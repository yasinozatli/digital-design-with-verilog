==> flow/design.v <==
`timescale 1ns / 1ps
module uart_tx #(parameter baudrate = 10_000_000)  
(input clk, start,
input [7:0] di,
output reg out, done);
localparam IDLE = 2'd0, BE_READY = 2'd1, SEND = 2'd2, DONE = 2'd3;
reg [1:0] state = IDLE;
integer one_bit_time = 100_000_000 / baudrate;  
integer timer = 0;                    
reg [7:0] shifter;
reg [2:0] num_of_sent_bits = 0;
always @(posedge clk) begin
    case(state)
        IDLE: begin
              out <= 1;
              done <= 0;
              num_of_sent_bits <= 0;
             if(start) begin
                 shifter <= di;
                 out <= 0;
                 state <= BE_READY;
              end
              end
        BE_READY: if(one_bit_time-1 == timer) begin
                     timer <= 0;
                     shifter <= (shifter >> 1) | (shifter << 7);
                     out <= shifter[0];
                     state <= SEND;
                  end else 
                     timer <= timer +1;
        SEND: if(num_of_sent_bits == 7) begin
                 if(one_bit_time-1 == timer) begin
                    timer <= 0;
                    out <= 1;
                    state <= DONE;
                    num_of_sent_bits <= 0;
                 end else
                    timer <= timer +1;
              end else if(one_bit_time-1 == timer) begin
                     timer <= 0;
                     num_of_sent_bits <= num_of_sent_bits +1;
                     out <= shifter[0];
                     shifter <= (shifter >> 1) | (shifter << 7);  
                  end else timer <= timer +1;
        DONE: if(one_bit_time-1 == timer) begin  
                 timer <= 0;
                 done <= 1;
                 state <= IDLE;
              end else timer <= timer +1;
        endcase
end
endmodule
-- Reports on uart_tx
What the tools print for uart_tx, step after step.
Lines are those of the file above, counted from 1.
Library cell names are shortened.
Not given: -
- top module: uart_tx
- clock input: clk
- standard-cell library: sky130hd
- timing corner: tt_025C_1v80

-- Word level
Source: Yosys, flattened and elaborated, memories not mapped. Widths are those after wreduce. Registers that Yosys merges into a memory's read port (data or address) are not register bits. Print and check cells do not count.
- noted flip-flop bits (word level): 47
- input port bits: 10
- output and inout bits: 2
- word-level cells: 55
- noted add/sub/neg operators: 2
- noted eq/ne operators: 12
- multiplexer cells at 22
- bitwise gates (word level): 1
- noted reduce/logical cells: 12
- operators by type and width (operator ; count):
    32-bit 2-to-1 mux ; 2
    32-bit by 2-bit adder with 32-bit output with constant B ; 1
    5-bit by 32-bit == test with 1-bit output with constant A ; 1
    8-bit parallel mux with 3-bit select ; 1
    8-bit 2-to-1 mux ; 3
    2-bit != test with constant B ; 6
    2-bit 2-to-1 mux ; 5
    3-bit 2-to-1 mux ; 3
    7-bit by 8-bit bitwise OR with 8-bit output ; 1
    2-bit parallel mux with 4-bit select ; 1
    2-bit AND reduction ; 3
    3-bit nonzero test ; 2
    6-bit AND reduction ; 1
    3-bit parallel mux with 2-bit select ; 1
    2-bit == test with constant B ; 2
    2-bit nonzero test ; 2
    4-bit nonzero test ; 1
    1-bit 2-to-1 mux ; 4
    3-bit by 1-bit adder with 3-bit output with constant B ; 1
    3-bit == test with constant B ; 1
    3-bit != test with constant B ; 1
    3-bit AND reduction ; 1
    3-bit OR reduction ; 1
    1-bit parallel mux with 3-bit select ; 1
    2-bit by 1-bit == test with 1-bit output with constant B ; 1
    2-bit logical NOT ; 1
    1-bit parallel mux with 2-bit select ; 1

-- Logic depth
Depth = most cells in a row (Yosys ltp): at word level without a register or memory, in the mapped netlist without a sequential cell, where the memories' decode and read muxes count.
- noted word-level depth: 4
- noted ABC_AREA: 0
- noted mapped depth: 7
- depth with buffers taken out: 6

-- Synthesis result
The flow's flattened synthesis, as Yosys stat reports it; memories are mapped. The netlist is that of the ABC_AREA named above (0 if unset); the other value can give another one.
- cells by type (cell type ; count ; total area (sq um)):
    edfxtp_1 ; 47 ; 1.41E+03
    xnor2_1 ; 22 ; 192.685
    ha_1 ; 8 ; 100.096
    nand4_1 ; 16 ; 100.096
    mux2_2 ; 8 ; 90.086
    xor2_1 ; 8 ; 70.067
    nand3_1 ; 11 ; 55.053
    nor2_1 ; 10 ; 37.536
    nand2_1 ; 9 ; 33.782
    nor3_1 ; 6 ; 30.029
    inv_1 ; 7 ; 26.275
    and3_1 ; 4 ; 25.024
    nor4_1 ; 4 ; 25.024
    nor4_2 ; 2 ; 25.024
    mux2i_1 ; 2 ; 20.019
    nor3_2 ; 2 ; 20.019
    o21ai_0 ; 4 ; 20.019
    and2_1 ; 3 ; 18.768
Other cell types: 18; their cells: 25.
- standard cells after synthesis at 198
- chip area (Yosys): 2486.1 sq um
- area of sequential cells at 1411.4 sq um
- noted mapped flip-flops: 47
- buffers: 4

-- Worst setup path after synthesis
Source: OpenSTA report_checks on the synthesized netlist (no wires, ideal clock, input and output delay 20% of the period each), path of least setup slack; recovery checks are left aside. Register names are those of the netlist, which keeps one name where synthesis merged equal registers.
- path kind: reg2reg
- start point: reg timer[1]
- end point: reg shifter[0]
- clock period: 2.48 ns
- noted library setup time: 0.375 ns
- launch time at the first pin at 0.000 ns
- arrival time: 1.781 ns
- noted data required time: 2.105 ns
- path slack: 0.324 ns
- noted delay of the path: 2.156 ns
- noted stages: 8
- path buffers: 1
- period reached after synthesis: 2.156 ns
"delay of the path" = arrival - input delay + setup time.
"stages": output pins that drive a net of the path, with the launching flip-flop's if there is one; two outputs of one cell count as two.
"period reached after synthesis" is the clock period less the worst setup slack; recovery checks do not enter. This is arithmetic on one report: input and output delays are still those of the set period (20% each).
The rows between start and end are the longest chain of elaborated cells between them; the timing report does not say that the signal goes this way. Where chains are equally long, one stands for them.
A line is the first line of the expression or statement that the cell stems from. Yosys adds cells for indexed reads and writes and turns some case tables into memories.
At most two assigning lines are given for a register; there are more.
- cell sequence: edfxtp_1 > inv_1 > ha_1 > nor4b_1 > nand4_1 > or2_0 > buf_2 > a21oi_1
- cells in the longest elaborated chain at 4
- elaborated cells on any way between the ends: 4
- classes of those cells: eq/ne (1); mux (3)
- ends and longest elaborated chain, post-synthesis (item ; RTL line ; text):
    start: declaration ; 9 ; integer timer = 0;
    start: assignment ; 30 ; timer <= timer +1;
    start: assignment ; 38 ; timer <= timer +1;
    5-bit by 32-bit == test with 1-bit output ; 39 ; end else if(one_bit_time-1 == timer) begin
    8-bit 2-to-1 mux ; 39 ;
    8-bit 2-to-1 mux ; 31 ; SEND: if(num_of_sent_bits == 7) begin
    8-bit parallel mux with 3-bit select ; 13 ; case(state)
    end: assignment ; 19 ; shifter <= di;
    end: assignment ; 26 ; shifter <= (shifter >> 1) | (shifter << 7);
    end: declaration ; 10 ; reg [7:0] shifter;

-- Timing after layout
Path of least setup slack in the final report of run A (OpenROAD, finished layout, wires in). Where an end is a register, its clock arrival counts in the times.
- path kind: reg2reg
- start point: reg timer[1]
- end point: reg shifter[4]
- clock period: 3.55 ns
- noted library setup time: 0.36 ns
- launch time at the first pin at 0.30 ns
- arrival time: 2.47 ns
- noted data required time: 3.49 ns
- path slack: 1.01 ns
- noted stages: 7
- path buffers: 0
The rows between start and end are the longest chain of elaborated cells between them; the timing report does not say that the signal goes this way. Where chains are equally long, one stands for them.
At most two assigning lines are given for a register; there are more.
- cell sequence: edfxtp_1 > inv_1 > ha_1 > nor4b_1 > nand4_1 > or2_0 > a21oi_1
- cells in the longest elaborated chain at 4
- elaborated cells on any way between the ends: 4
- classes of those cells: eq/ne (1); mux (3)
- ends and longest elaborated chain, after layout (item ; RTL line ; text):
    start: declaration ; 9 ; integer timer = 0;
    start: assignment ; 30 ; timer <= timer +1;
    start: assignment ; 38 ; timer <= timer +1;
    5-bit by 32-bit == test with 1-bit output ; 39 ; end else if(one_bit_time-1 == timer) begin
    8-bit 2-to-1 mux ; 39 ;
    8-bit 2-to-1 mux ; 31 ; SEND: if(num_of_sent_bits == 7) begin
    8-bit parallel mux with 3-bit select ; 13 ; case(state)
    end: assignment ; 19 ; shifter <= di;
    end: assignment ; 26 ; shifter <= (shifter >> 1) | (shifter << 7);
    end: declaration ; 10 ; reg [7:0] shifter;

Below are 2 stored runs of the flow (Yosys, OpenROAD; platform sky130hd) on uart_tx, each with its settings and what was measured, unordered. Constraints: input delay and output delay 20% of the set period each, output load 0.01 pF.

Run A
Settings were period_ns = 3.55; CORE_UTILIZATION = 61; SETUP_SLACK_MARGIN = 0.1; PLACE_DENSITY = 0.35; CORE_ASPECT_RATIO = 1.04; CORE_MARGIN = 2; GPL_ROUTABILITY_DRIVEN = 0; CTS_CLUSTER_DIAMETER = 386; CAP_MARGIN = 10; SLEW_MARGIN = 15; MIN_ROUTING_LAYER = met1; MAX_ROUTING_LAYER = met4
- noted the synthesis area: 2486.1 sq um
- area of the die: 4602.4 sq um
- noted the utilization of the finished layout: 70.8 %
- noted the worst setup slack after layout: 1.014 ns
- post-route worst hold slack: 0.558 ns

Run B
Settings were period_ns = 4.14; CORE_UTILIZATION = 63; PLACE_DENSITY_LB_ADDON = 0.0; CORE_ASPECT_RATIO = 1.15; CORE_MARGIN = 2; GPL_TIMING_DRIVEN = 1; GPL_ROUTABILITY_DRIVEN = 1; SLEW_MARGIN = 35; MIN_ROUTING_LAYER = met2; MAX_ROUTING_LAYER = met5; CAP_MARGIN = 20
- noted the synthesis area: 2486.1 sq um
- area of the die: 4466.0 sq um
- noted the utilization of the finished layout: 72.0 %
- noted the worst setup slack after layout: 1.654 ns
- post-route worst hold slack: 0.554 ns
