==> flow/design.v <==
`timescale 1ns / 1ps
module uart_rx #(parameter baudrate = 1000_000) 
(input clk, di,
 output [7:0] do,
 output reg done);
localparam IDLE = 2'd0, BE_READY = 2'd1, RECV = 2'd2, DONE = 2'd3;
reg [1:0] state = IDLE;
integer one_bit_time = 100_000_000 / baudrate;  
integer timer = 0;                    
reg [7:0] shifter;
reg [2:0] num_of_sent_bits = 0;
assign do = shifter;
always @(posedge clk) begin
   case(state)
      IDLE: begin
         if (0 == di) state <= BE_READY;
         timer <= 0;
         done <= 0;
      end
      BE_READY: begin
         if(((one_bit_time/2)-1) == timer) begin  
            timer <= 0;
            state <= RECV;
         end else 
            timer <= timer + 1;
      end
      RECV: begin  
         if(one_bit_time-1 == timer) begin
            timer <= 0;
            shifter <= {di, shifter[7:1]};
            if(num_of_sent_bits == 7) begin
               num_of_sent_bits <= 0;
               state <= DONE;
            end else
               num_of_sent_bits <= num_of_sent_bits + 1;          
         end else
            timer <= timer + 1;
      end
      DONE: begin
         if(one_bit_time-1 == timer) begin
            done <= 1;
            state <= IDLE;
            timer <= 0;
         end else
            timer <= timer + 1;
      end
   endcase
end
endmodule
* Step by step through the tools: uart_rx
What the tools print for uart_rx, step after step. Line numbers count from 1 in the design file above. Operators carry their Yosys type and port widths (W data, S select, Z words). Cell names lack the library's common part. Not given: n/a
Inputs: top module uart_rx, clock input clk, cell library sky130hd, library corner tt_025C_1v80

* Word level
Source: Yosys, flattened and elaborated, memories not mapped. Widths are those after wreduce. Registers that Yosys merges into a memory's read port (data or address) are not register bits. Print and check cells do not count. Equal cells are merged and count once.
Bit counts: register bits after elaboration 46, bits in latches 0, memory bits (writable) 0, ROM bits 0, clocked read ports x word width 0, memories kept 0
Operators by class: add/subtract/negate cells 2, multiply operators 0, div/mod/pow operators 0, magnitude comparators 0, equality and inequality tests 11, shift-type cells 0, mux-type cells 11, bitwise logic cells 0, reductions and logical operators 7
Operators by type and width (count):
- $pmux W32 S3 | 1
- $mux W32 | 2
- $add A32 B2 Y32 const B | 1
- $eq A7 B32 Y1 const A | 1
- $eq A8 B32 Y1 const A | 1
- $ne A2 B2 Y1 const B | 5
- $mux W2 | 5
- $pmux W2 S4 | 1
- $reduce_and A6 Y1 | 1
- $eq A2 B2 Y1 const B | 2
- $reduce_and A2 Y1 | 2
- $reduce_bool A4 Y1 | 1
- $add A3 B1 Y3 const B | 1
- $eq A3 B3 Y1 const B | 1
- $eq A2 B1 Y1 const B | 1
- $logic_not A2 Y1 | 1
- $reduce_bool A2 Y1 | 1
- $reduce_or A2 Y1 | 1
- $pmux W1 S2 | 1
- $mux W1 | 1

* Logic depth
Yosys ltp: most cells in a row. Word level: on the elaborated netlist, between registers, memories and ports. Mapped: between sequential cells and ports; inverters and the memories' decode and read muxes count.
Logic depth: word-level depth 4, ABC_AREA 0, gate-level depth with buffers 7

* After synthesis
The flow's flattened synthesis, as Yosys stat reports it; memories are mapped. The netlist is that of the ABC_AREA named above (0 if unset); the other value can give another one.
Synthesis totals: cell count 210, synthesis area 2123.3 µm², sequential area 1061.0 µm², flip-flops 46
Cells by type:
- dfxtp_1 | count 32, area in all 640.614 µm²
- edfxtp_1 | count 14, area in all 420.403 µm²
- xor2_1 | count 20, area in all 175.168 µm²
- nor2_1 | count 37, area in all 138.883 µm²
- ha_1 | count 8, area in all 100.096 µm²
- nand4_1 | count 15, area in all 93.84 µm²
- xnor2_1 | count 10, area in all 87.584 µm²
- nor4_1 | count 10, area in all 62.56 µm²
- nand3_1 | count 12, area in all 60.058 µm²
- and4_1 | count 6, area in all 52.55 µm²
- buf_6 | count 3, area in all 33.782 µm²
- nand2_1 | count 8, area in all 30.029 µm²
- and3_1 | count 4, area in all 25.024 µm²
- inv_1 | count 6, area in all 22.522 µm²
- nor4_4 | count 1, area in all 21.27 µm²
- nand4b_1 | count 2, area in all 17.517 µm²
- o21bai_1 | count 2, area in all 15.014 µm²
- and2_1 | count 2, area in all 12.512 µm²
Not listed: further types 14, cells in them 18.

* Worst setup path after synthesis
OpenSTA on the mapped netlist: ideal clock, no wires. The path of least setup slack (recovery checks aside). Input and output delay are each 20% of the period. Register names are those of the netlist, which keeps one name where synthesis merged equal registers.
Timing post-synthesis: path kind flip-flop to flip-flop, start register timer[16], end register num_of_sent_bits[0], period 2420 ps, library setup time 319 ps, arrival time 1450 ps, slack 651 ps, path delay 1769 ps, driving pins on the path 5, synthesis period reached 1769 ps
"path delay" is the arrival time less input delay plus setup time. "driving pins on the path" counts driving pins, that of a launching flip-flop among them; a cell with two outputs on the path counts twice. "synthesis period reached" is the clock period less the worst setup slack; recovery checks do not enter. This is arithmetic on one report: input and output delays are still those of the set period (20% each). The rows between start and end are the longest chain of elaborated cells between them; the timing report does not say that the signal goes this way. Where chains are equally long, one stands for them. Each line given opens the expression or statement behind the cell; cells for indexed reads and writes are added by Yosys, which also makes memories of some case tables. A register here has more assigning lines than the two given.
On the way, post-synthesis: cells stage by stage dfxtp_1 nor4_1 nand4_1 nor4_4 and2_2, length of the longest elaborated chain 2, elaborated cells between the ends (all ways) 2
RTL lines, path post-synthesis:
- from (decl) | RTL line 9 | integer timer = 0;
- from (assign) | RTL line 25 | timer <= timer + 1;
- from (assign) | RTL line 37 | timer <= timer + 1;
- $eq A8 B32 Y1 | RTL line 28 | if(one_bit_time-1 == timer) begin
- $reduce_and A2 Y1
- to (assign) | RTL line 32 | num_of_sent_bits <= 0;
- to (assign) | RTL line 35 | num_of_sent_bits <= num_of_sent_bits + 1;
- to (decl) | RTL line 11 | reg [2:0] num_of_sent_bits = 0;

* Worst path after layout
From the final timing report of record 1: the path of least setup slack in the routed layout; clock arrival at registers is part of the times. The report prints the path's times to 10 ps; the period is as set.
Timing post-layout: path kind flip-flop to flip-flop, start register timer[14], end register timer[25], period 1370 ps, library setup time 110 ps, arrival time 2050 ps, slack -490 ps, driving pins on the path 9
The rows between start and end are the longest chain of elaborated cells between them; the timing report does not say that the signal goes this way. Where chains are equally long, one stands for them. A register here has more assigning lines than the two given.
On the way, post-layout: cells stage by stage dfxtp_2 nor4_4 nand4_1 buf_6 nor4_4 o32a_2 buf_6 clkbuf_16 nor2_2, length of the longest elaborated chain 3, elaborated cells between the ends (all ways) 6
RTL lines, path post-layout:
- from (decl) | RTL line 9 | integer timer = 0;
- from (assign) | RTL line 25 | timer <= timer + 1;
- from (assign) | RTL line 37 | timer <= timer + 1;
- $add A32 B2 Y32 | RTL line 37
- $mux W32 | RTL line 28 | if(one_bit_time-1 == timer) begin
- $pmux W32 S3 | RTL line 14 | case(state)
- to (assign) | RTL line 25
- to (assign) | RTL line 37
- to (decl) | RTL line 9

Subject: flow runs of uart_rx

Hi,

Design uart_rx on sky130hd. What follows are 2 stored runs of the flow, each under its own settings; their order means nothing. The constraints put input and output delay at 20% of the set period each and load the outputs with 0.01 pF.

[record 1] flow files
==> flow/run.sh <==
#!/bin/bash
# the make line also repeats the synthesis and layout settings of config.mk as NAME=value (left out here)
make -C /OpenROAD-flow-scripts/flow DESIGN_CONFIG=/design/flow/config.mk WORK_HOME=/design/flow/orfs CLKGATE_MAP_FILE= finish
==> flow/config.mk <==
export PLATFORM = sky130hd
export DESIGN_NAME = uart_rx
export DESIGN_NICKNAME = uart_rx
export VERILOG_FILES = /design/flow/design.v
export SDC_FILE = /design/flow/constraint.sdc
export NUM_CORES = 4
export LEC_CHECK = 0
export CAP_MARGIN = 20
export CORE_ASPECT_RATIO = 0.71
export CORE_MARGIN = 3
export CORE_UTILIZATION = 51
export MAX_ROUTING_LAYER = met4
export PLACE_DENSITY_LB_ADDON = 0.08
export SETUP_SLACK_MARGIN = 0.35
export SLEW_MARGIN = 20
==> flow/constraint.sdc <==
create_clock -name core_clock -period 1.37 [get_ports {clk}]
set_input_delay 0.2740 -clock core_clock [delete_from_list [all_inputs] [get_ports {clk}]]
set_output_delay 0.2740 -clock core_clock [all_outputs]
set_load 0.01 [all_outputs]

[record 1] result: worst hold slack in the final report 455 ps; smallest setup slack -490 ps; standard-cell area after layout 3050.4 µm²; chip area in the Yosys report 2123.3 µm²; total die area 4985.1 µm²

[record 2] flow files
==> flow/run.sh <==
#!/bin/bash
# the make line also repeats the synthesis and layout settings of config.mk as NAME=value (left out here)
make -C /OpenROAD-flow-scripts/flow DESIGN_CONFIG=/design/flow/config.mk WORK_HOME=/design/flow/orfs CLKGATE_MAP_FILE= finish
==> flow/config.mk <==
export PLATFORM = sky130hd
export DESIGN_NAME = uart_rx
export DESIGN_NICKNAME = uart_rx
export VERILOG_FILES = /design/flow/design.v
export SDC_FILE = /design/flow/constraint.sdc
export NUM_CORES = 4
export LEC_CHECK = 0
export CAP_MARGIN = 5
export CORE_ASPECT_RATIO = 0.58
export CORE_MARGIN = 2
export CORE_UTILIZATION = 32
export MAX_ROUTING_LAYER = met4
export PLACE_DENSITY_LB_ADDON = 0.13
export SETUP_SLACK_MARGIN = 0.67
export SLEW_MARGIN = 20
==> flow/constraint.sdc <==
create_clock -name core_clock -period 2.86 [get_ports {clk}]
set_input_delay 0.5720 -clock core_clock [delete_from_list [all_inputs] [get_ports {clk}]]
set_output_delay 0.5720 -clock core_clock [all_outputs]
set_load 0.01 [all_outputs]

[record 2] result: worst hold slack in the final report 449 ps; smallest setup slack 831 ps; standard-cell area after layout 2468.6 µm²; chip area in the Yosys report 2123.3 µm²; total die area 7327.2 µm²

Regards
