==> flow/design.v <==
`timescale 1ns / 1ps
module spi_master #(
	parameter clkPolarity = 0,  
	parameter clkPhase = 0,	 
	parameter clkFrequency  = 100_000_000,  
	parameter spiClkFrequency = 1_000_000  
)
( 
	input clk_i,
	input en_i, 	
    input miso_i,  
	input [7:0] mosi_data_i,  
	output reg [7:0] miso_data_o,  
	output reg data_ready_o, 	
	output reg cs_o,  
	output reg spiClk_o,  
	output reg mosi_o  
);
localparam c_edgecntrlimdiv2 = clkFrequency/(spiClkFrequency*2);  
reg [7:0] write_reg	= 8'b0;	
reg [7:0] read_reg	= 8'b0;	
reg spiClk_en   = 1'b0;
reg spiClk	  = 1'b0;
reg spiClk_preceding = 1'b0;
reg spiClk_rise = 1'b0;
reg spiClk_fall = 1'b0;
reg write_new_bit 	= 1'b0;
reg read_new_bit		= 1'b0;
reg [($clog2(c_edgecntrlimdiv2))-1:0] edgecntr = 0;  
reg [3:0] bit_counter = 0;
localparam READY = 1'b0, SEND = 1'b1;  
reg state = READY;  
localparam zero_zero = 2'd0, zero_one = 2'd1, one_zero = 2'd2, one_one = 2'd3;
reg [1:0] spi_config	= 2'b0;
initial spi_config = {clkPolarity, clkPhase};  
always @(posedge clk_i) begin
	if (spiClk_en == 1) begin
		if (edgecntr == c_edgecntrlimdiv2-1) begin
			spiClk 		<= ~spiClk;
			edgecntr	<= 0;
		end else
			edgecntr	<= edgecntr + 1;
	end else begin
			edgecntr	<= 0;
			if (clkPolarity == 0) 
				spiClk	<= 0;
			else
				spiClk	<= 1;
		end
end 
 always @(spiClk, spiClk_preceding ) begin
	if (spiClk == 1 && spiClk_preceding == 0) 
		spiClk_rise <= 1;
	else
		spiClk_rise <= 0;
	if (spiClk == 0 && spiClk_preceding == 1) 
		spiClk_fall <= 1;
	else
		spiClk_fall <= 0;	
end
 always @(spi_config, spiClk_fall, spiClk_rise) begin
	case (spi_config)
		zero_zero: begin
			write_new_bit   <= spiClk_fall;
			read_new_bit	<= spiClk_rise;
        end 
		zero_one: begin
			write_new_bit   <= spiClk_rise;
			read_new_bit	<= spiClk_fall;		
        end 
		one_zero: begin
			write_new_bit   <= spiClk_rise;
			read_new_bit	<= spiClk_fall;			
        end 
		one_one: begin
			write_new_bit   <= spiClk_fall;
			read_new_bit	<= spiClk_rise;	
        end
	endcase
end 
 always @(posedge clk_i) begin
    data_ready_o <= 0;
	spiClk_preceding	<= spiClk;
	case (state)
		READY: begin	
			cs_o			<= 1;
			mosi_o			<= 0;
			data_ready_o	<= 0;			
			spiClk_en			<= 0;
			bit_counter			<= 0; 
			if (clkPolarity == 0) 
				spiClk_o	<= 0;
			else
				spiClk_o	<= 1;
			if (en_i == 1) begin
				state		<= SEND;
				spiClk_en		<= 1;
				write_reg	<= mosi_data_i;
				mosi_o		<= mosi_data_i[7];
				read_reg	<= 8'h0;
			end 
        end
		SEND: begin		
            spiClk_o <= spiClk;           
			cs_o	<= 0;
			mosi_o	<= write_reg[7];
			if (clkPhase == 1) begin	
				if (bit_counter == 0) begin
					if (read_new_bit == 1) begin
						read_reg[0]			<= miso_i;
						read_reg[7:1] 	    <= read_reg[6:0];
						bit_counter				<= bit_counter + 1;
					end 			
				end else if (bit_counter == 8) begin
							data_ready_o	<= 1;				      						
						    miso_data_o		<= read_reg;
							state	<= READY;
						    cs_o	<= 1;
						if (write_new_bit == 1) begin
							if (en_i == 1) begin
								write_reg	<= mosi_data_i;
								mosi_o		<= mosi_data_i[7];				
								bit_counter		<= 0;
							end else begin
								state	<= READY;
								cs_o	<= 1;								
							    end 
						end 
					end  else begin
								if (read_new_bit == 1) begin
									read_reg[0]	 	 <= miso_i;
									read_reg[7:1]    <= read_reg[6:0];
									bit_counter             <= bit_counter + 1;
								end 
								if (write_new_bit == 1) begin
									mosi_o	<= write_reg[7];
									write_reg[7:1] 	<= write_reg[6:0];
								end 
					        end 
			end else begin	
					if (bit_counter == 0) begin
						if (read_new_bit == 1) begin
							read_reg[0]		<= miso_i;
							read_reg[7:1] 	<= read_reg[6:0];
							bit_counter				<= bit_counter + 1;
						end 
						if (write_new_bit == 1) begin
										write_reg[7:1] 	<= write_reg[6:0];
										mosi_o	<= write_reg[7]; end  
					end else if (bit_counter == 8) begin				
							    data_ready_o    <= 1; 
							    miso_data_o		<= read_reg;
								if(read_new_bit) state <= READY;
							if (write_new_bit == 1) begin
								if (en_i == 1) begin
									state	<= READY;
								end 
								if (read_new_bit == 1) begin
									state	<= READY;
								end 
							end 		
						end else begin
									if (read_new_bit == 1) begin
										read_reg[0]		<= miso_i;
										read_reg[7:1] 	<= read_reg[6:0];
										bit_counter			<= bit_counter + 1;
									end 
									if (write_new_bit == 1) 
										write_reg[7:1] 	<= write_reg[6:0];
										mosi_o	<= write_reg[7];
								end 
				end	
		end		
	endcase
end
endmodule
## From RTL to reports: spi_master

Tool output for the design above, in the order of the flow.
Lines are those of the file above, counted from 1.
Library cell names are shortened.
A cell with -- has no value.

- Top module: spi_master
- Clock: clk_i
- Cell library: sky130hd
- Timing corner: tt_025C_1v80

## Elaborated design

Counts by Yosys on the flattened word-level netlist (proc, flatten, opt, wreduce; memories kept). Register bits leave out memories and registers merged into their read ports (data or address). Print and check cells are left out. Cells with the same type and inputs are merged into one.

- Output and inout bits: 12
- Input port bits: 11
- Cells after elaboration: 67
- Flip-flop bits (word level): 42

- Equal/unequal tests: 4
- Muxes and demuxes: 34
- Bitwise operators: 5
- Reductions and logical operators: 8
- Add/sub/neg operators: 2

Operators by type and width:

| operator | number |
|---|---|
| 7-bit two-way mux | 8 |
| 7-bit parallel mux with 2-bit select | 2 |
| 1-bit two-way mux | 15 |
| 4-bit two-way mux | 3 |
| 1-bit parallel mux with 2-bit select | 5 |
| 4-bit parallel mux with 2-bit select | 1 |
| 6-bit by 1-bit adder with 6-bit output (second input constant) | 1 |
| 6-bit equality test (second input constant) | 1 |
| 1-bit NOT | 5 |
| 2-bit AND reduction | 2 |
| 2-bit OR reduction | 2 |
| 4-bit by 1-bit adder with 4-bit output (second input constant) | 1 |
| 4-bit equality test (second input constant) | 1 |
| 4-bit logical NOT | 1 |
| 3-bit inequality test (second input constant) | 1 |
| 3-bit AND reduction | 1 |
| 1-bit logical AND | 2 |
| 2-bit inequality test (second input constant) | 1 |

## Logic depth

Depth = most cells in a row (Yosys ltp): at word level without a register or memory, in the mapped netlist without a sequential cell, where the memories' decode and read muxes count.

- Word-level depth: 10
- ABC_AREA: 0
- Depth in mapped cells: 6

## Synthesis result

Source: synth_stat.txt of the flow (Yosys; design flattened, memories mapped). It holds for the ABC_AREA given above (unset counts as 0); a run with the other value may have another netlist.

Cells by type:

| type | number | area in all (µm²) |
|---|---|---|
| edfxtp_1 | 29 | 870.835 |
| dfxtp_1 | 13 | 260.25 |
| nand2_1 | 22 | 82.579 |
| mux2_2 | 7 | 78.826 |
| a21oi_1 | 12 | 60.058 |
| ha_1 | 4 | 50.048 |
| nor2_1 | 10 | 37.536 |
| xnor2_1 | 3 | 26.275 |
| nand4b_4 | 1 | 23.773 |
| nor2b_1 | 3 | 18.768 |
| xor2_1 | 2 | 17.517 |
| inv_1 | 4 | 15.014 |
| nand3_1 | 3 | 15.014 |
| and2_1 | 2 | 12.512 |
| nand2b_1 | 2 | 12.512 |
| or3_4 | 1 | 11.261 |
| mux2i_1 | 1 | 10.01 |
| o21ai_0 | 2 | 10.01 |

Other cell types: 11; their cells: 13.

- Mapped cells: 134
- Buffers: 4
- Cell area after synthesis: 1,691.6 µm²
- Area of sequential cells: 1,131.1 µm²
- Flip-flops: 42

## Worst setup path after synthesis

OpenSTA on the mapped netlist: ideal clock, no wires. The path of least setup slack (recovery checks aside). Input and output delay are each 20% of the period. Register names are those of the netlist, which keeps one name where synthesis merged equal registers.

- Path kind: register to register
- Start: register bit_counter[0]
- End: register read_reg[0]
- Arrival: 1,282 ps
- Stages: 7
- Period: 1,670 ps
- Slack: 18 ps
- Delay of the path: 1,652 ps
- Data required time: 1,300 ps
- Synthesis period reached: 1,652 ps

"delay of the path" is the arrival time less input delay plus setup time.
"stages": output pins that drive a net of the path, with the launching flip-flop's if there is one; two outputs of one cell count as two.
"synthesis period reached" is the clock period less the worst setup slack; recovery checks do not enter. This is arithmetic on one report: input and output delays are still those of the set period (20% each).
Between the ends stands the longest chain of elaborated cells between them, by number of cells; it is not shown to be the way that was timed. Of several equally long chains one is given.
Each line given opens the expression or statement behind the cell; cells for indexed reads and writes are added by Yosys, which also makes memories of some case tables.
At most two assigning lines are given for a register; there are more.
The path ends at the enable pin of a flip-flop; only ways to that pin are counted.

- Path through: edfxtp_1 -> inv_1 -> ha_1 -> nand2_1 -> or3_4 -> inv_2 -> nor2_1
- Length of the longest elaborated chain: 3
- Elaborated cells on any way between the ends: 4

RTL lines, path after synthesis:

| element | line | text |
|---|---|---|
| start: declaration | 30 | `reg [3:0] bit_counter = 0;` |
| start: assignment | 112 | `bit_counter <= bit_counter + 1;` |
| start: assignment | 133 | `bit_counter <= bit_counter + 1;` |
| 4-bit logical NOT | 141 | `if (bit_counter == 0) begin` |
| 3-bit inequality test | -- |  |
| 2-bit AND reduction | -- |  |
| end: assignment | 131 | `read_reg[0] <= miso_i;` |
| end: assignment | 143 | `read_reg[0] <= miso_i;` |
| end: declaration | 21 | `reg [7:0] read_reg = 8'b0;` |

## Path in the finished layout

Path of least setup slack in the final report of run A (OpenROAD, finished layout, wires in). Where an end is a register, its clock arrival counts in the times.
The path's times are printed in steps of 10 ps; the period is the one set.

- Path kind: register to register
- Start: register state
- End: register read_reg[0]
- Slack: 1,440 ps
- Data required time: 3,610 ps
- Period: 3,540 ps
- Stages: 5
- Arrival: 2,170 ps

Between the ends stands the longest chain of elaborated cells between them, by number of cells; it is not shown to be the way that was timed. Of several equally long chains one is given.
At most two assigning lines are given for a register; there are more.
The path ends at the enable pin of a flip-flop; only ways to that pin are counted.

- Path through: dfxtp_1 -> inv_2 -> or3_4 -> inv_2 -> nor2_1
- Length of the longest elaborated chain: 3
- Elaborated cells on any way between the ends: 4

RTL lines, path after layout:

| element | line | text |
|---|---|---|
| start: declaration | 32 | `reg state = READY;` |
| start: assignment | 96 | `state <= SEND;` |
| start: assignment | 117 | `state <= READY;` |
| 1-bit NOT | 84 | `case (state)` |
| 2-bit inequality test | -- |  |
| 2-bit AND reduction | -- |  |
| end: assignment | 110 | `read_reg[0] <= miso_i;` |
| end: assignment | 131 | `read_reg[0] <= miso_i;` |
| end: declaration | 21 | `reg [7:0] read_reg = 8'b0;` |

Record of 2 stored runs of the RTL-to-layout flow on spi_master, platform sky130hd. The runs are unordered. Constraints: input delay and output delay 20% of the set period each, output load 0.01 pF.
By "achieved period" is meant the clock period of the run minus its worst setup slack. This is arithmetic on one report: input and output delays are still those of the set period (20% each).
"time on the worst setup path" means the part of the period allowed to the worst setup path (the constraints hold back 20% at inputs and 20% at outputs) less its slack; where the path has registers, the arrival times of their clocks count too.
"total power after layout" rests on the timing tool's default activity at the inputs, not on a simulated workload.
"time on the worst setup path" is known to 10 ps.
Settings: . = not set for that run.
Results: . = not shown.

| setting or result | run A | run B |
|---|---|---|
| period_ns | 3.54 | 1.16 |
| CORE_UTILIZATION | 51 | 57 |
| PLACE_DENSITY | 0.61 | . |
| CORE_MARGIN | 6 | 2 |
| CELL_PAD_IN_SITES_DETAIL_PLACEMENT | 0 | . |
| CTS_CLUSTER_DIAMETER | 37 | . |
| CAP_MARGIN | 20 | 20 |
| SLEW_MARGIN | 20 | 40 |
| SETUP_SLACK_MARGIN | . | 0.15 |
| PLACE_DENSITY_LB_ADDON | . | 0.17 |
| CORE_ASPECT_RATIO | . | 0.95 |
| CELL_PAD_IN_SITES_GLOBAL_PLACEMENT | . | 3 |
| TNS_END_PERCENT | . | 50 |
| GPL_ROUTABILITY_DRIVEN | . | 1 |
| CTS_CLUSTER_SIZE | . | 96 |
| total power after layout (uW) | 1,158 | . |
| achieved period (ps) | 2,099 | . |
| total negative setup slack (ps) | 0 | . |
| utilization of the finished layout (%) | 64.3 | . |
| standard-cell area of the final layout (µm²) | 1,995.7 | . |
| mapped cell area after synthesis (µm²) | 1,691.6 | . |
| time on the worst setup path (ps) | 2,100 | . |
| kind of the worst setup path | register to register | . |
| worst-case hold slack (ps) | 447 | . |
| die area (µm²) | 4,842.8 | . |
| setup slack of the critical path (ps) | 1,441 | . |

Run B: incomplete, placement halted on FLW-0024
